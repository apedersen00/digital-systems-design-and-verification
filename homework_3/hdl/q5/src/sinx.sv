==> flow/design.v <==
package rv32i_pkg;
  parameter REG_WIDTH = 32;
  parameter [6:0] OP_LUI     = 7'b0110111;  
  parameter [6:0] OP_AUIPC   = 7'b0010111;  
  parameter [6:0] OP_JAL     = 7'b1101111;  
  parameter [6:0] OP_BRANCH  = 7'b1100011;  
  parameter [6:0] OP_STORE   = 7'b0100011;  
  parameter [6:0] OP_ALU     = 7'b0110011;  
  parameter [6:0] OP_JALR    = 7'b1100111;  
  parameter [6:0] OP_LOAD    = 7'b0000011;  
  parameter [6:0] OP_ALUI    = 7'b0010011;  
  parameter [6:0] OP_FENCE   = 7'b0001111;  
  parameter [6:0] OP_SYSTEM  = 7'b1110011;  
  parameter [5:0] OP_ALU_NOP  = 6'b000000;
  parameter [5:0] OP_ALU_ADD  = 6'b011001;  
  parameter [5:0] OP_ALU_SUB  = 6'b011011;  
  parameter [5:0] OP_ALU_AND  = 6'b011101;  
  parameter [5:0] OP_ALU_OR   = 6'b011111;  
  parameter [5:0] OP_ALU_XOR  = 6'b100001;  
  parameter [5:0] OP_ALU_SLT  = 6'b100011;  
  parameter [5:0] OP_ALU_SLTU = 6'b100101;  
  parameter [5:0] OP_ALU_SLL  = 6'b100111;  
  parameter [5:0] OP_ALU_SRL  = 6'b101001;  
  parameter [5:0] OP_ALU_SRA  = 6'b101011;  
  parameter [2:0] BRANCH_BEQ      = 3'b000;  
  parameter [2:0] BRANCH_BNE      = 3'b001;  
  parameter [2:0] BRANCH_BLT      = 3'b100;  
  parameter [2:0] BRANCH_BGE      = 3'b101;  
  parameter [2:0] BRANCH_BLTU     = 3'b110;  
  parameter [2:0] BRANCH_BGEU     = 3'b111;  
  parameter [2:0] BRANCH_JAL_JALR = 3'b010;  
endpackage
module sinx (
    input   logic         clk_i,
    input   logic         rstn_i,
    input   logic         start_i,
    input   logic [15:0]  x_i,
    output  logic [15:0]  result_o,
    output  logic         done_o
  );
  logic en_temp_reg;
  logic en_term_reg;
  logic en_sum_reg;
  logic zero_sum;
  logic sub;
  logic mux_a;
  logic [1:0] mux_b;
  logic [2:0] counter;
  sinx_dp sinx_dp_0 (
    .clk_i            ( clk_i       ),
    .x_i              ( x_i         ),
    .en_temp_reg_i    ( en_temp_reg ),
    .en_term_reg_i    ( en_term_reg ),
    .en_sum_reg_i     ( en_sum_reg  ),
    .sum_zero_i       ( zero_sum    ),
    .sub_i            ( sub         ),
    .mux_a_i          ( mux_a       ),
    .mux_b_i          ( mux_b       ),
    .counter_i        ( counter     ),
    .result_o         ( result_o    )
  );
  sinx_controller sinx_controller_0 (
    .clk_i            ( clk_i       ),
    .rstn_i           ( rstn_i      ),
    .start_i          ( start_i     ),
    .dp_en_temp_reg_o ( en_temp_reg ),
    .dp_en_term_reg_o ( en_term_reg ),
    .dp_en_sum_reg_o  ( en_sum_reg  ),
    .dp_zero_sum_o    ( zero_sum    ),
    .dp_sub_o         ( sub         ),
    .dp_mux_a_o       ( mux_a       ),
    .dp_mux_b_o       ( mux_b       ),
    .dp_counter_o     ( counter     ),
    .done_o           ( done_o      )
  );
endmodule
module sinx_controller (
    input   logic       clk_i,
    input   logic       rstn_i,
    input   logic       start_i,
    output  logic       dp_en_temp_reg_o,
    output  logic       dp_en_term_reg_o,
    output  logic       dp_en_sum_reg_o,
    output  logic       dp_zero_sum_o,
    output  logic       dp_sub_o,
    output  logic       dp_mux_a_o,
    output  logic [1:0] dp_mux_b_o,
    output  logic [2:0] dp_counter_o,
    output  logic       done_o
  );
  typedef enum logic [2:0] {
    STATE_RESET,
    STATE_INIT,
    STATE_CALC_0,
    STATE_CALC_1,
    STATE_CALC_2,
    STATE_DONE
  } state_t;
  state_t cur_state, nxt_state;
  always_ff @(posedge clk_i or negedge rstn_i) begin
    if (!rstn_i) begin
      cur_state <= STATE_RESET;
    end
    else begin
      cur_state <= nxt_state;
    end
  end
  logic [2:0] counter;
  always_ff @(posedge clk_i or negedge rstn_i) begin
    if (!rstn_i) begin
      counter <= '0;
    end
    else if (cur_state == STATE_CALC_2 | cur_state == STATE_INIT) begin
      counter <= counter + 1;
    end
  end
  always_comb begin
    nxt_state = STATE_RESET;
    case (cur_state)
      STATE_RESET : nxt_state = start_i           ? STATE_INIT    : STATE_RESET;
      STATE_INIT  : nxt_state = STATE_CALC_0;
      STATE_CALC_0: nxt_state = STATE_CALC_1;
      STATE_CALC_1: nxt_state = STATE_CALC_2;
      STATE_CALC_2: nxt_state = (counter == 3'd7) ? STATE_DONE    : STATE_CALC_0;
      STATE_DONE  : nxt_state = start_i           ? STATE_INIT    : STATE_DONE;
      default     : nxt_state = STATE_RESET;
    endcase
  end
  always_comb begin
    case (cur_state)
      STATE_RESET : begin
        dp_en_temp_reg_o  = 1'b0;
        dp_en_term_reg_o  = 1'b0;
        dp_en_sum_reg_o   = 1'b0;
        dp_zero_sum_o     = 1'b0;
        dp_mux_a_o        = 1'b0;
        dp_mux_b_o        = 2'b00;
      end
      STATE_INIT  : begin
        dp_en_temp_reg_o  = 1'b0;
        dp_en_term_reg_o  = 1'b1;
        dp_en_sum_reg_o   = 1'b1;
        dp_zero_sum_o     = 1'b1;
        dp_mux_a_o        = 1'b0;    
        dp_mux_b_o        = 2'b01;   
      end
      STATE_CALC_0 : begin
        dp_en_temp_reg_o  = 1'b1;
        dp_en_term_reg_o  = 1'b0;
        dp_en_sum_reg_o   = 1'b0;
        dp_zero_sum_o     = 1'b0;
        dp_mux_a_o        = 1'b0;    
        dp_mux_b_o        = 2'b00;   
      end
      STATE_CALC_1 : begin
        dp_en_temp_reg_o  = 1'b1;
        dp_en_term_reg_o  = 1'b0;
        dp_en_sum_reg_o   = 1'b0;
        dp_zero_sum_o     = 1'b0;
        dp_mux_a_o        = 1'b1;    
        dp_mux_b_o        = 2'b10;   
      end
      STATE_CALC_2 : begin
        dp_en_temp_reg_o  = 1'b0;
        dp_en_term_reg_o  = 1'b1;
        dp_en_sum_reg_o   = 1'b1;
        dp_zero_sum_o     = 1'b0;
        dp_mux_a_o        = 1'b1;    
        dp_mux_b_o        = 2'b01;   
      end
      STATE_DONE  : begin
        dp_en_temp_reg_o  = 1'b0;
        dp_en_term_reg_o  = 1'b0;
        dp_en_sum_reg_o   = 1'b0;
        dp_zero_sum_o     = 1'b0;
        dp_mux_a_o        = 1'b0;
        dp_mux_b_o        = 2'b00;
      end
      default     : begin
        dp_en_temp_reg_o  = 1'b0;
        dp_en_term_reg_o  = 1'b0;
        dp_en_sum_reg_o   = 1'b0;
        dp_zero_sum_o     = 1'b0;
        dp_mux_a_o        = 1'b0;
        dp_mux_b_o        = 2'b00;
      end
    endcase
  end
  assign dp_counter_o = counter;
  assign dp_sub_o     = counter[0];
  assign done_o       = (cur_state == STATE_DONE) ? 1'b1 : 1'b0;
endmodule
module sinx_dp (
    input   logic         clk_i,
    input   logic [15:0]  x_i,
    input   logic         en_temp_reg_i,
    input   logic         en_term_reg_i,
    input   logic         en_sum_reg_i,
    input   logic         sum_zero_i,
    input   logic         sub_i,
    input   logic         mux_a_i,
    input   logic [1:0]   mux_b_i,
    input   logic [2:0]   counter_i,
    output  logic [15:0]  result_o
  );
  logic [16:0] temp_reg;
  logic [16:0] term_reg;
  logic [16:0] sum_reg;
  logic [16:0] mul_a;
  logic [16:0] mul_b;
  logic [16:0] prod;
  logic [33:0] prod_ext;
  logic [15:0] lut;
  logic [16:0] x_ext;
  logic [16:0] lut_ext;
  assign x_ext    = {1'b0, x_i};   
  assign lut_ext  = {1'b0, lut};   
  sinx_lut sinx_lut_0 (
    .addr_i(counter_i),
    .data_o(lut)
  );
  always_ff @( posedge clk_i ) begin : write_temp_reg
    if (en_temp_reg_i) begin
      temp_reg <= prod;
    end
  end
  always_ff @( posedge clk_i ) begin : write_term_reg
    if (en_term_reg_i) begin
      term_reg <= prod;
    end
  end
  always_comb begin : multiplier
    prod = '0;
    case (mux_b_i)
      2'b00: mul_b = x_ext;
      2'b01: mul_b = lut_ext;
      2'b10: mul_b = term_reg;
      2'b11: mul_b = '0;
      default: mul_b = '0;
    endcase
    case (mux_a_i)
      1'b0: mul_a = x_ext;
      1'b1: mul_a = temp_reg;
      default: mul_a = '0;
    endcase
    prod_ext = mul_b * mul_a;
    prod = prod_ext[31:15];  
  end
  always_ff @( posedge clk_i ) begin : sum
    if (en_sum_reg_i) begin
      if (sum_zero_i) begin
        sum_reg <= prod;
      end
      else if (sub_i) begin
        sum_reg <= sum_reg - prod;
      end
      else begin
        sum_reg <= sum_reg + prod;
      end
    end
  end
  assign result_o = sum_reg[15] ? 16'hFFFF : sum_reg[15:0] << 1;  
endmodule
module sinx_lut (
    input   logic [2:0]   addr_i,
    output  logic [15:0]  data_o
  );
  always_comb begin : sinx_lut
    case (addr_i)
      3'd0: data_o = 16'h8000;
      3'd1: data_o = 16'h1555;
      3'd2: data_o = 16'h0666;
      3'd3: data_o = 16'h030C;
      3'd4: data_o = 16'h01C7;
      3'd5: data_o = 16'h012A;
      3'd6: data_o = 16'h00D2;
      3'd7: data_o = 16'h009C;
      default: data_o = 16'h0000;
    endcase
  end
endmodule
From RTL to reports: sinx
The steps from the RTL of sinx to its reports follow in flow order.
Line numbers count from 1 in the design file above.
Cell names lack the library's common part.
{"block": "inputs", "top_module": "sinx", "clock_port": "clk_i", "library": "sky130hd", "pvt_corner": "tt_025C_1v80"}

After elaboration
Yosys after proc, flatten, opt, wreduce and memory -nomap, before mapping. Enables and synchronous resets that opt folds into registers are not counted as muxes. Memory bits, and registers merged into a memory's read port (data or address), are not among the register bits. Print and check cells are not counted. Equal cells are merged and count once.
Yosys's memory passes give these memory sizes; they may raise the number of words (mostly to a power of two), join words into wider ones and drop unused or constant bits.
{"block": "classes", "bitwise": 2, "shift": 0, "reduce_and_logical": 5, "mul": 1, "n_cmp": 0, "equal": 9, "div": 0, "addsub": 3, "mux": 15}
{"block": "op_table", "operator": "17-bit by 17-bit multiplier with 32-bit output", "n": 1}
{"block": "op_table", "operator": "17-bit case mux with 4-bit select", "n": 1}
{"block": "op_table", "operator": "17-bit case mux with 2-bit select", "n": 1}
{"block": "op_table", "operator": "17-bit 2-to-1 mux", "n": 2}
{"block": "op_table", "operator": "3-bit case mux with 6-bit select", "n": 1}
{"block": "op_table", "operator": "17-bit adder", "n": 1}
{"block": "op_table", "operator": "17-bit subtractor", "n": 1}
{"block": "op_table", "operator": "16-bit 2-to-1 mux", "n": 1}
{"block": "op_table", "operator": "3-bit equality test (second input constant)", "n": 3}
{"block": "op_table", "operator": "2-bit OR reduction", "n": 3}
{"block": "op_table", "operator": "3-bit by 2-bit equality test with 1-bit output (second input constant)", "n": 2}
{"block": "op_table", "operator": "3-bit 2-to-1 mux", "n": 2}
{"block": "op_table", "operator": "1-bit 2-to-1 mux", "n": 6}
{"block": "op_table", "operator": "2-bit equality test (second input constant)", "n": 2}
{"block": "op_table", "operator": "2-bit case mux with 2-bit select", "n": 1}
{"block": "op_table", "operator": "3-bit by 1-bit adder with 3-bit output (second input constant)", "n": 1}
{"block": "op_table", "operator": "3-bit by 1-bit equality test with 1-bit output (second input constant)", "n": 1}
{"block": "op_table", "operator": "3-bit logical NOT", "n": 1}
{"block": "op_table", "operator": "2-bit by 1-bit equality test with 1-bit output (second input constant)", "n": 1}
{"block": "op_table", "operator": "2-bit logical NOT", "n": 1}
{"block": "op_table", "operator": "1-bit bitwise OR", "n": 1}
{"block": "op_table", "operator": "1-bit inverter", "n": 1}
{"block": "word_totals", "out_inout_bits": 17, "mem_bits_rw": 0, "clocked_rd_ports_x_width": 0, "word_cells": 41, "n_memories": 1, "regBits": 57, "romBits": 104, "input_bits": 19, "latchBits": 0}
{"block": "memory_table", "name": "(no name shown)", "words": 8, "width": 13, "rd": 1, "write_ports": 0, "line_no": 269, "rtl": "case (addr_i)"}

Longest topological paths
Yosys ltp: most cells in a row. Word level: on the elaborated netlist, between registers, memories and ports. Mapped: between sequential cells and ports; inverters and the memories' decode and read muxes count.
{"block": "logic_depth", "ltp_word": 9, "ABC_AREA": 0, "mapped_depth": 43, "ltp_nobuf": 42}

After synthesis
Source: synth_stat.txt of the flow (Yosys; design flattened, memories mapped). It holds for the ABC_AREA given above (unset counts as 0); a run with the other value may have another netlist.
{"block": "synth_totals", "seqArea_um2": 1727.9, "area_um2": 13066.3, "flip_flops": 59, "mapped_cells": 1487, "n_buf": 58}
{"block": "by_type", "cell_type": "fa_1", "n": 222, "type_area_um2": 4.44E+03}
{"block": "by_type", "cell_type": "edfxtp_1", "n": 50, "type_area_um2": 1501.44}
{"block": "by_type", "cell_type": "ha_1", "n": 118, "type_area_um2": 1.48E+03}
{"block": "by_type", "cell_type": "inv_1", "n": 313, "type_area_um2": 1.17E+03}
{"block": "by_type", "cell_type": "nand2_1", "n": 197, "type_area_um2": 739.459}
{"block": "by_type", "cell_type": "nor2_1", "n": 161, "type_area_um2": 604.33}
{"block": "by_type", "cell_type": "xnor2_1", "n": 34, "type_area_um2": 297.786}
{"block": "by_type", "cell_type": "mux2i_1", "n": 22, "type_area_um2": 220.211}
{"block": "by_type", "cell_type": "clkbuf_1", "n": 54, "type_area_um2": 202.694}
{"block": "by_type", "cell_type": "mux2_2", "n": 18, "type_area_um2": 202.694}
{"block": "by_type", "cell_type": "dfrtp_1", "n": 8, "type_area_um2": 200.192}
{"block": "by_type", "cell_type": "a21oi_1", "n": 36, "type_area_um2": 180.173}
{"block": "by_type", "cell_type": "o21ai_0", "n": 30, "type_area_um2": 150.144}
{"block": "by_type", "cell_type": "xor2_1", "n": 13, "type_area_um2": 113.859}
{"block": "by_type", "cell_type": "or2_2", "n": 16, "type_area_um2": 100.096}
{"block": "by_type", "cell_type": "a31oi_1", "n": 13, "type_area_um2": 81.328}
{"block": "by_type", "cell_type": "nand3_1", "n": 16, "type_area_um2": 80.077}
{"block": "by_type", "cell_type": "and2_1", "n": 12, "type_area_um2": 75.072}
Not listed: further types 54, cells in them 154.
By module: a second synthesis without flattening, with its own total; a netlist apart from the flattened one above.
{"block": "hier_totals", "cells_unflattened": 1468, "area_unflattened_um2": 13123.8}
Rows give one instance, submodules left out.
{"block": "by_module", "mod": "sinx_dp", "area_um2": 12509.5, "mod_seq_area_um2": 1501.4, "instances": 1, "cells": 1409}
{"block": "by_module", "mod": "sinx_controller", "area_um2": 384.1, "mod_seq_area_um2": 226.5, "instances": 1, "cells": 29}
{"block": "by_module", "mod": "sinx_lut", "area_um2": 230.2, "mod_seq_area_um2": 0.0, "instances": 1, "cells": 30}
{"block": "by_module", "mod": "sinx", "area_um2": 0.0, "mod_seq_area_um2": 0.0, "instances": 1, "cells": 0}

Timing after synthesis
OpenSTA on the mapped netlist: ideal clock, no wires. The path of least setup slack (recovery checks aside). Input and output delay are each 20% of the period. Register names are those of the netlist, which keeps one name where synthesis merged equal registers.
{"block": "synth_timing", "path_type": "input to register", "startpoint": "input x_i[5]", "endpoint": "register sinx_dp_0.sum_reg[15]", "required_ns": 11.545, "input_delay_ns": 2.360, "n_path_buf": 1, "path_delay_ns": 8.283, "setup_slack_ns": 1.157, "setup_ns": 0.255, "path_stages": 36, "arrival_ns": 10.388, "clock_period_ns": 11.8, "t_first_pin_ns": 2.360, "synth_period_reached_ns": 10.643}
"path_delay_ns" is the arrival time less input delay plus setup time.
"path_stages" counts driving pins, that of a launching flip-flop among them; a cell with two outputs on the path counts twice.
"synth_period_reached_ns" = period - worst setup slack (recovery checks aside). The figure is calculated, with input and output delays left at 20% of the set period.
The rows between start and end are the longest chain of elaborated cells between them; the timing report does not say that the signal goes this way. Where chains are equally long, one stands for them.
Each line given opens the expression or statement behind the cell; cells for indexed reads and writes are added by Yosys, which also makes memories of some case tables.
At most two assigning lines are given for a register; there are more.
{"block": "synth_via", "path_cell_list": "mux2i_1 clkbuf_1 nor2_1 fa_1 inv_1 fa_1 fa_1 fa_1 inv_1 fa_1 inv_1 fa_1 inv_1 ha_1 o21ai_1 nor2_1 o21a_1 a311o_1 a21oi_1 xnor2_1 inv_1 ha_1 nor3b_1 nor2_1 xnor2_1 ha_1 nor3_1 nor2_1 o41ai_2 o2111ai_1 a41o_1 a31o_2 o31ai_1 or4_1 a41o_1 and3_1", "elab_chain_cells": 5, "cone_cells": 7, "lines_between": 7, "cone_classes": "add/sub (2); mul (1); mux (4)"}
{"block": "synth_lines", "item": "start, declared", "line_no": 37, "rtl": "input   logic [15:0]  x_i,"}
{"block": "synth_lines", "item": "17-bit case mux with 4-bit select", "line_no": 234, "rtl": "case (mux_b_i)"}
{"block": "synth_lines", "item": "17-bit by 17-bit multiplier with 32-bit output", "line_no": 246, "rtl": "prod_ext = mul_b * mul_a;"}
{"block": "synth_lines", "item": "17-bit adder", "line_no": 258, "rtl": "sum_reg <= sum_reg + prod;"}
{"block": "synth_lines", "item": "17-bit 2-to-1 mux", "line_no": 254, "rtl": "else if (sub_i) begin"}
{"block": "synth_lines", "item": "17-bit 2-to-1 mux", "line_no": 251, "rtl": "if (sum_zero_i) begin"}
{"block": "synth_lines", "item": "end, assigned", "line_no": 252, "rtl": "sum_reg <= prod;"}
{"block": "synth_lines", "item": "end, assigned", "line_no": 255, "rtl": "sum_reg <= sum_reg - prod;"}
{"block": "synth_lines", "item": "end, declared", "line_no": 208, "rtl": "logic [16:0] sum_reg;"}
Nets of the timed path that keep an RTL name, with a line that drives or declares them; the list need not be complete.
{"block": "synth_nets", "net": "sinx_dp_0.prod[1]", "line_no": 246}

Worst path after layout
From the final timing report of run 1: the path of least setup slack in the routed layout; clock arrival at registers is part of the times.
{"block": "layout_timing", "path_type": "input to register", "startpoint": "input x_i[8]", "endpoint": "register sinx_dp_0.sum_reg[15]", "n_path_buf": 5, "clock_period_ns": 10.3, "arrival_ns": 10.53, "setup_slack_ns": -0.13, "path_stages": 37, "required_ns": 10.40, "input_delay_ns": 2.06, "setup_ns": 0.24, "t_first_pin_ns": 2.06}
The rows between start and end are the longest chain of elaborated cells between them; the timing report does not say that the signal goes this way. Where chains are equally long, one stands for them.
At most two assigning lines are given for a register; there are more.
{"block": "layout_via", "path_cell_list": "clkdlybuf4s15_2 nor2_2 a211oi_2 a31o_2 buf_4 nand2_2 fa_1 inv_1 fa_1 fa_1 fa_2 fa_1 inv_1 fa_1 inv_2 ha_4 and2_4 nand4_1 buf_4 o21a_2 a31oi_4 buf_4 a31oi_4 xnor2_2 nor2_1 a31o_2 xnor2_1 ha_2 buf_4 nor2_1 nor2_1 a41o_1 a31o_4 o31ai_4 or4_1 a41o_1 and3_1", "elab_chain_cells": 5, "cone_cells": 7, "lines_between": 7, "cone_classes": "add/sub (2); mul (1); mux (4)"}
{"block": "layout_lines", "item": "start, declared", "line_no": 37, "rtl": "input   logic [15:0]  x_i,"}
{"block": "layout_lines", "item": "17-bit case mux with 4-bit select", "line_no": 234, "rtl": "case (mux_b_i)"}
{"block": "layout_lines", "item": "17-bit by 17-bit multiplier with 32-bit output", "line_no": 246, "rtl": "prod_ext = mul_b * mul_a;"}
{"block": "layout_lines", "item": "17-bit adder", "line_no": 258, "rtl": "sum_reg <= sum_reg + prod;"}
{"block": "layout_lines", "item": "17-bit 2-to-1 mux", "line_no": 254, "rtl": "else if (sub_i) begin"}
{"block": "layout_lines", "item": "17-bit 2-to-1 mux", "line_no": 251, "rtl": "if (sum_zero_i) begin"}
{"block": "layout_lines", "item": "end, assigned", "line_no": 252, "rtl": "sum_reg <= prod;"}
{"block": "layout_lines", "item": "end, assigned", "line_no": 255, "rtl": "sum_reg <= sum_reg - prod;"}
{"block": "layout_lines", "item": "end, declared", "line_no": 208, "rtl": "logic [16:0] sum_reg;"}
Nets of the timed path that keep an RTL name, with a line that drives or declares them; the list need not be complete.
{"block": "layout_nets", "net": "sinx_dp_0.prod[9]", "line_no": 246}

## Implementation results

Stored flow runs of sinx (2 of them; Yosys, OpenROAD, sky130hd). They differ in their settings and are not a sequence. Constraints: input delay and output delay 20% of the set period each, output load 0.01 pF.
"timing.worst_path_ns": the worst setup path's part of the clock period (all of it between registers, 20% less for each end at a port) less its slack. A launch clock that arrives late makes it longer, a capture clock that arrives late makes it shorter.

{"run": "run 1", "settings": { "period_ns": 10.3, "CORE_UTILIZATION": 22, "CELL_PAD_IN_SITES_DETAIL_PLACEMENT": 1, "ABC_AREA": 0, "GPL_TIMING_DRIVEN": 1, "GPL_ROUTABILITY_DRIVEN": 1, "CTS_CLUSTER_SIZE": 29, "CTS_CLUSTER_DIAMETER": 47, "CAP_MARGIN": 20, "CORE_MARGIN": 2, "SLEW_MARGIN": 20 }, "results": { "layout_utilization_pct": 29.3, "post_synth_area_um2": 13066.3, "setup_worst_slack_ns": -0.131, "post_route_stdcell_area_um2": 17255.3, "die_um2": 61357.8, "timing.worst_path_ns": 8.37, "worstPathKind": "input to register", "tns_setup_ns": -0.131, "hold_ws_ns": 0.378 }}
{"run": "run 2", "settings": { "period_ns": 8.6, "CORE_UTILIZATION": 69, "SETUP_SLACK_MARGIN": 1.91, "PLACE_DENSITY": 0.68, "CORE_MARGIN": 5, "ABC_AREA": 0, "GPL_TIMING_DRIVEN": 1, "CTS_CLUSTER_SIZE": 84, "CAP_MARGIN": 0, "MIN_ROUTING_LAYER": "met2", "MAX_ROUTING_LAYER": "met5", "SLEW_MARGIN": 20 }, "outcome": "did not finish, routing stopped with GRT-0116"}
